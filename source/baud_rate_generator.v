==> flow/design.v <==
module baud_rate_generator
#(parameter value_bit = 10 )(
input clk,
input clear ,
input [value_bit-1:0]final_value,
output s_tick
);
reg [value_bit - 1 : 0]Q_reg , Q_next ;
always @(posedge clk , posedge clear)
  begin
    if(clear)
       Q_reg = 0 ;
    else
       Q_reg = Q_next ;
  end
assign s_tick = (Q_reg == final_value) ;
always @(*)
  begin
    Q_next = s_tick ? 'b0 : Q_reg +1 ;
  end
endmodule
* Step by step through the tools: baud_rate_generator
Tool output for the design above, in the order of the flow.
Line numbers count from 1 in the design file above.
Operators carry their Yosys type and port widths (W data, S select, Z words).
The mark - stands for no value.
- Top module :: baud_rate_generator
- Clock input :: clk
- Cell library :: sky130hd
- Corner :: tt_025C_1v80

* After elaboration
Counts by Yosys on the flattened word-level netlist (proc, flatten, opt, wreduce; memories kept). Register bits leave out memories and registers merged into their read ports (data or address); mux counts leave out enables and synchronous resets folded into registers. Print and check cells are left out. Cells with the same type and inputs are merged into one.
- Flip-flop bits (word level) :: 10
- Input port bits :: 12
- Equal/unequal tests :: 1
- Add/sub/neg operators :: 1
- Muxes and demuxes :: 1
** Operators with widths (count)
- $add A10 B1 Y10 const B :: 1
- $eq A10 B10 Y1 :: 1
- $mux W10 :: 1

* Longest topological paths
Yosys ltp: most cells in a row. Word level: on the elaborated netlist, between registers, memories and ports. Mapped: between sequential cells and ports; inverters and the memories' decode and read muxes count.
- Depth in word-level cells :: 2
- ABC_AREA :: 0
- Mapped depth :: 5
- Mapped depth without buffers :: 4

* Mapped cells and area
The flow's flattened synthesis, as Yosys stat reports it; memories are mapped. The netlist is that of the ABC_AREA named above (0 if unset); the other value can give another one.
The area totals of this step are shown rounded.
** Cells by type (count)
- sky130_fd_sc_hd__dfrtp_1 :: 10
- sky130_fd_sc_hd__xnor2_1 :: 11
- sky130_fd_sc_hd__xor2_1 :: 7
- sky130_fd_sc_hd__nor2_1 :: 10
- sky130_fd_sc_hd__nand4_1 :: 4
- sky130_fd_sc_hd__nand3_1 :: 4
- sky130_fd_sc_hd__ha_1 :: 1
- sky130_fd_sc_hd__nor4_2 :: 1
- sky130_fd_sc_hd__and4_1 :: 1
- sky130_fd_sc_hd__buf_4 :: 1
- sky130_fd_sc_hd__nand2_1 :: 2
- sky130_fd_sc_hd__and3_1 :: 1
- sky130_fd_sc_hd__nor2b_1 :: 1
- sky130_fd_sc_hd__buf_2 :: 1
- sky130_fd_sc_hd__nor3_1 :: 1
- sky130_fd_sc_hd__inv_1 :: 1
- Cell area after synthesis :: 566 sq um
- Cells in the netlist :: 57
- Mapped flip-flops :: 10
- Sequential area :: 250 sq um

* Worst setup path after synthesis
OpenSTA on the mapped netlist: ideal clock, no wires. The path of least setup slack (recovery checks aside). Input and output delay are each 20% of the period. Register names are those of the netlist, which keeps one name where synthesis merged equal registers.
- Path kind :: register to output
- Start :: reg Q_reg[3]
- End :: out s_tick
- Arrival time :: 1125 ps
- Path buffers :: 1
- Time at the first pin :: 0 ps
- External output delay :: 270 ps
- Delay of the path :: 1125 ps
- Clock period :: 1350 ps
- Stages on the path :: 5
- Setup slack :: -45 ps
- Period reached after synthesis :: 1395 ps
"delay of the path" = arrival - input delay + setup time.
At an output port there is no setup time.
"stages on the path": output pins that drive a net of the path, with the launching flip-flop's if there is one; two outputs of one cell count as two.
"period reached after synthesis" = period - worst setup slack (recovery checks aside). The figure is calculated, with input and output delays left at 20% of the set period.
Between the ends stands the longest chain of elaborated cells between them, by number of cells; it is not shown to be the way that was timed. Of several equally long chains one is given.
Each line given opens the expression or statement behind the cell; cells for indexed reads and writes are added by Yosys, which also makes memories of some case tables.
- Cell sequence :: sky130_fd_sc_hd__dfrtp_1 sky130_fd_sc_hd__xnor2_1 sky130_fd_sc_hd__nand4_1 sky130_fd_sc_hd__nor4_2 sky130_fd_sc_hd__buf_4
- Length of the longest elaborated chain :: 1
- Elaborated cells on any way between the ends :: 1
- Source lines of those cells :: 1
** RTL lines, path after synthesis
- start, declared :: RTL line 8 : reg [value_bit - 1 : 0]Q_reg , Q_next ;
- start, assigned :: RTL line 12 : Q_reg = 0 ;
- start, assigned :: RTL line 14 : Q_reg = Q_next ;
- $eq A10 B10 Y1 :: RTL line 16 : assign s_tick = (Q_reg == final_value) ;
- end, declared :: RTL line 6 : output s_tick

* Path in the finished layout
Path of least setup slack in the final report of stored run 2 (OpenROAD, finished layout, wires in). Where an end is a register, its clock arrival counts in the times.
The report prints the path's times to 10 ps; the period is as set.
- Path kind :: input to output
- Start :: in final_value[1]
- End :: out s_tick
- External output delay :: 620 ps
- Arrival time :: 2230 ps
- Time at the first pin :: 620 ps
- Input delay :: 620 ps
- Setup slack :: 230 ps
- Clock period :: 3080 ps
- Stages on the path :: 5
- Path buffers :: 2
Between the ends stands the longest chain of elaborated cells between them, by number of cells; it is not shown to be the way that was timed. Of several equally long chains one is given.
- Cell sequence :: sky130_fd_sc_hd__clkdlybuf4s50_1 sky130_fd_sc_hd__xnor2_1 sky130_fd_sc_hd__nand4_1 sky130_fd_sc_hd__nor4_2 sky130_fd_sc_hd__clkdlybuf4s50_1
- Length of the longest elaborated chain :: 1
- Elaborated cells on any way between the ends :: 1
- Source lines of those cells :: 1
** RTL lines, path post-layout
- start, declared :: RTL line 5 : input [value_bit-1:0]final_value,
- $eq A10 B10 Y1 :: RTL line 16 : assign s_tick = (Q_reg == final_value) ;
- end, declared :: RTL line 6 : output s_tick

# Flow runs of baud_rate_generator

Top module baud_rate_generator; platform sky130hd; tools Yosys and OpenROAD; 2 stored runs in no particular order. Input and output delays are each 20% of the period that was set; the output load is 0.01 pF.
"period achieved": clock period set for the run, less the worst setup slack. It is reckoned from that one timing run; input and output delays stay at 20% of the period that was set.
By "time used up by the worst setup path" is meant the share of the clock period that the worst setup path is allowed (20% is reserved at inputs, 20% at outputs), minus its slack. Clock arrival times at its registers enter into it.
"power" is the tool's figure for a default switching activity; nothing was simulated.
"time used up by the worst setup path" is known to 10 ps.
Results are given in rounded form.

** Stored run 1
- Settings :: period_ns=2.98; CORE_UTILIZATION=71; PLACE_DENSITY=0.39; CORE_MARGIN=7; CELL_PAD_IN_SITES_GLOBAL_PLACEMENT=0; CELL_PAD_IN_SITES_DETAIL_PLACEMENT=2; ABC_AREA=1; GPL_ROUTABILITY_DRIVEN=0; SLEW_MARGIN=5; MIN_ROUTING_LAYER=met2; CAP_MARGIN=20
- Outcome :: incomplete, floorplanning halted on PDN-0185

** Stored run 2
- Settings :: period_ns=3.08; CAP_MARGIN=20; CORE_MARGIN=2; CORE_UTILIZATION=40; SLEW_MARGIN=20
- Time used up by the worst setup path :: 1610 ps
- Kind of the worst setup path :: input to output
- Post-route setup TNS :: 0 ps
- Overall die area :: 1730 sq um
- Worst hold slack in the final report :: 569 ps
- Period achieved :: 2845 ps
- Standard-cell area after routing :: 722 sq um
- Setup slack of the critical path :: 235 ps
- Power :: 0.00047 W
- Final design utilization :: 0.548
- Post-synthesis cell area :: 566 sq um
